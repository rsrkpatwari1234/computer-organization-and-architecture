==> flow/design.v <==
`timescale 1ns / 1ps
module shiftrne (R, Load, Enable, w, Clock, Q);
	parameter n = 8;
	input [n-1:0] R;
	input Load, Enable, w, Clock;
	output reg [n-1:0] Q;
	integer k;                                
	always @(posedge Clock)                   
		if (Load)                             
			Q <= R; 
		else if (Enable)                      
			begin
				for (k = 0; k < n-1; k = k+1) 
					Q[k] <= Q[k+1];       
				Q[n-1] <= w;                  
			end
endmodule
module serial_adder(A, B, Reset, Clock, cin, Sum, cout,Run);
	input [7:0] A, B;                          
	input Reset, Clock;                        
	input cin;                                 
	output wire [7:0] Sum;                     
	output reg cout;                           
	reg [7:0] Count;                           
	reg s, y, Y;                       
	wire [7:0] QA, QB;                          
	output wire Run;                            
	parameter G = 1'b0, H = 1'b1;               
	shiftrne shift_A (A, Reset, 1'b1, 1'b0, Clock, QA);  
	shiftrne shift_B (B, Reset, 1'b1, 1'b0, Clock, QB);  
	shiftrne shift_Sum (8'b0, Reset, Run, s, Clock, Sum);     
	always @(QA, QB, y)
		case (y)
			G: begin
				s = QA[0]^QB[0];
				if (QA[0] & QB[0]) Y = H;
				else Y = G;
				cout = y;
				end
			H: begin
				s = QA[0]~^QB[0];
				if ( ~QA[0] & ~QB[0]) Y = G;
				else Y = H;
				cout = y;
				end
			default: begin
				Y = G;
				cout = y;
				end
		endcase
	always @(posedge Clock)
		if (Reset)
			y <= G;                    
		else y <= Y;                   
	always @(posedge Clock)
		if (Reset) Count = 9;              
		else if (Run) Count = Count - 1;   
	assign Run = |Count;                   
endmodule
Step by step through the tools: serial_adder
Tool output for the design above, in the order of the flow.
Line numbers count from 1 in the design file above.
Operators carry their Yosys type and port widths (W data, S select, Z words).
Library cell names are shortened.
A cell with -- has no value.

set-up
  design top = serial_adder
  clock input = Clock
  standard-cell library = sky130hd
  library corner = tt_025C_1v80

After elaboration
Yosys after proc, flatten, opt, wreduce and memory -nomap, before mapping. Memory bits, and registers merged into a memory's read port (data or address), are not among the register bits. Print and check cells are not counted. Equal cells are merged and count once.

word-level totals
  register bits = 33
  output and inout bits = 10
  word-level cells = 42

cells by class
  add/sub/neg operators = 1
  multiplexer cells = 19
  bitwise operators = 7
  reduce/logical cells = 1

operators by type and width
  kind                   count
  $mux W1                16
  $sub A8 B1 Y8 const B  1
  $reduce_or A8 Y1       1
  $pmux W1 S2            3
  $not A1 Y1             3
  $and A1 B1 Y1          2
  $xnor A1 B1 Y1         1
  $xor A1 B1 Y1          1

Longest topological paths
Longest topological path by Yosys (ltp), each cell counted once; first at word level (registers and memories cut), then after technology mapping (sequential cells cut; the memories' decode and read muxes count).

depth
  depth in word-level cells = 4
  ABC_AREA = 1
  depth in mapped cells = 8

Mapped cells and area
Source: synth_stat.txt of the flow (Yosys; design flattened, memories mapped). It holds for the ABC_AREA given above (unset counts as 0); a run with the other value may have another netlist.
The area totals of this step are shown rounded.

synthesis totals
  cell count = 184
  synthesis area = 1390 µm²
  sequential part of the area = 661 µm²
  flip-flop cells = 33
  buffers = 5

cells by type
  type      count  area in all (µm²)
  dfxtp_1   33     660.634
  nand2_1   74     277.766
  nor2_2    17     106.352
  inv_1     19     71.318
  ha_1      4      50.048
  nor2_1    12     45.043
  nor2_8    1      20.019
  nand2_2   3      18.768
  xnor2_1   2      17.517
  buf_2     3      15.014
  buf_8     1      15.014
  nand3_1   3      15.014
  o21ai_0   3      15.014
  nand2_4   1      11.261
  nor2_4    1      11.261
  xor2_1    1      8.758
  o21bai_1  1      7.507
  nand4_1   1      6.256

Not listed: further types 4, cells in them 4.

Timing after synthesis
OpenSTA on the mapped netlist: ideal clock, no wires. The path of least setup slack (recovery checks aside). Input and output delay are each 20% of the period. Register names are those of the netlist, which keeps one name where synthesis merged equal registers.

path after synthesis
  path kind = register to output
  start point = reg Count[0]
  end point = out Run
  clock period = 2050 ps
  external output delay = 410 ps
  time at the first pin = 0 ps
  arrival time = 885 ps
  data required time = 1640 ps
  slack = 755 ps
  delay of the path = 885 ps
  stages on the path = 6
  path buffers = 0
  period reached after synthesis = 1295 ps

"delay of the path" = arrival - input delay + setup time.
At an output port there is no setup time.
"stages on the path" counts driving pins, that of a launching flip-flop among them; a cell with two outputs on the path counts twice.
"period reached after synthesis" is the clock period less the worst setup slack; recovery checks do not enter. This is arithmetic on one report: input and output delays are still those of the set period (20% each).
The rows between start and end are the longest chain of elaborated cells between them; the timing report does not say that the signal goes this way. Where chains are equally long, one stands for them.
Each line given opens the expression or statement behind the cell; cells for indexed reads and writes are added by Yosys, which also makes memories of some case tables.

on the way, after synthesis
  path through = dfxtp_1 inv_1 ha_1 nand2_2 nor2_8 inv_2
  cells in the longest elaborated chain = 1
  elaborated cells between the ends (all ways) = 1
  RTL lines with such cells = 1
  classes of those cells = 1 x reduce/logical

ends and longest elaborated chain, after synthesis
  what              line  text
  start, declared   24    reg [7:0] Count;
  start, assigned   56    if (Reset) Count = 9;
  start, assigned   57    else if (Run) Count = Count - 1;
  $reduce_or A8 Y1  58    assign Run = |Count;
  end, declared     27    output wire Run;

Path in the finished layout
From the final timing report of flow run 1: the path of least setup slack in the routed layout; clock arrival at registers is part of the times.
The report prints the path's times to 10 ps; the period is as set.

path post-layout
  path kind = register to output
  start point = reg Count[0]
  end point = out Run
  clock period = 1530 ps
  external output delay = 310 ps
  time at the first pin = 290 ps
  arrival time = 1220 ps
  data required time = 1220 ps
  slack = 0 ps
  stages on the path = 7
  path buffers = 1

The rows between start and end are the longest chain of elaborated cells between them; the timing report does not say that the signal goes this way. Where chains are equally long, one stands for them.

on the way, post-layout
  path through = dfxtp_2 inv_2 ha_4 nand2_4 nor2_8 inv_4 buf_4
  cells in the longest elaborated chain = 1
  elaborated cells between the ends (all ways) = 1
  RTL lines with such cells = 1
  classes of those cells = 1 x reduce/logical

ends and longest elaborated chain, post-layout
  what              line  text
  start, declared   24    reg [7:0] Count;
  start, assigned   56    if (Reset) Count = 9;
  start, assigned   57    else if (Run) Count = Count - 1;
  $reduce_or A8 Y1  58    assign Run = |Count;
  end, declared     27    output wire Run;

Lab notebook: serial_adder

Top module serial_adder; platform sky130hd; tools Yosys and OpenROAD; 2 stored runs in no particular order. Input and output delays are each 20% of the period that was set; the output load is 0.01 pF.
By "clock period achieved" is meant the clock period of the run minus its worst setup slack. This is arithmetic on one report: input and output delays are still those of the set period (20% each).
"worst setup path time" is the time allowed to the run's worst setup path (the clock period less input and output delay, where it has them) less its slack. Clock arrival times count: a late capture clock shortens it, a late launch clock lengthens it.
"total power of the final layout": no workload was simulated; the value follows from the tool's default switching activity.
"worst setup path time" is known to 10 ps.
Values from the reports are rounded here.
Settings: . = not set for that run.

setting or result                      flow run 1          flow run 2
period_ns                              1.53                1.53
CORE_UTILIZATION                       15                  42
SETUP_SLACK_MARGIN                     -0.07               .
PLACE_DENSITY                          0.85                .
CORE_MARGIN                            3                   4
CELL_PAD_IN_SITES_GLOBAL_PLACEMENT     2                   .
CELL_PAD_IN_SITES_DETAIL_PLACEMENT     2                   .
TNS_END_PERCENT                        30                  .
ABC_AREA                               1                   .
GPL_TIMING_DRIVEN                      0                   .
CTS_CLUSTER_SIZE                       98                  27
SLEW_MARGIN                            40                  20
CAP_MARGIN                             20                  40
PLACE_DENSITY_LB_ADDON                 .                   0.16
HOLD_SLACK_MARGIN                      .                   0.15
GPL_ROUTABILITY_DRIVEN                 .                   1
MAX_ROUTING_LAYER                      .                   met4
standard-cell area after layout (µm²)  1980                1900
utilization after routing              0.223               0.627
worst setup path time (ps)             1220                1520
type of the worst setup path           register to output  register to output
full die area (µm²)                    10400               4110
post-synthesis cell area (µm²)         1390                1320
setup slack of the critical path (ps)  1                   -300
total power of the final layout (µW)   2410                2260
setup TNS (ps)                         0                   -402
clock period achieved (ps)             1529                1830
worst hold slack after layout (ps)     315                 455
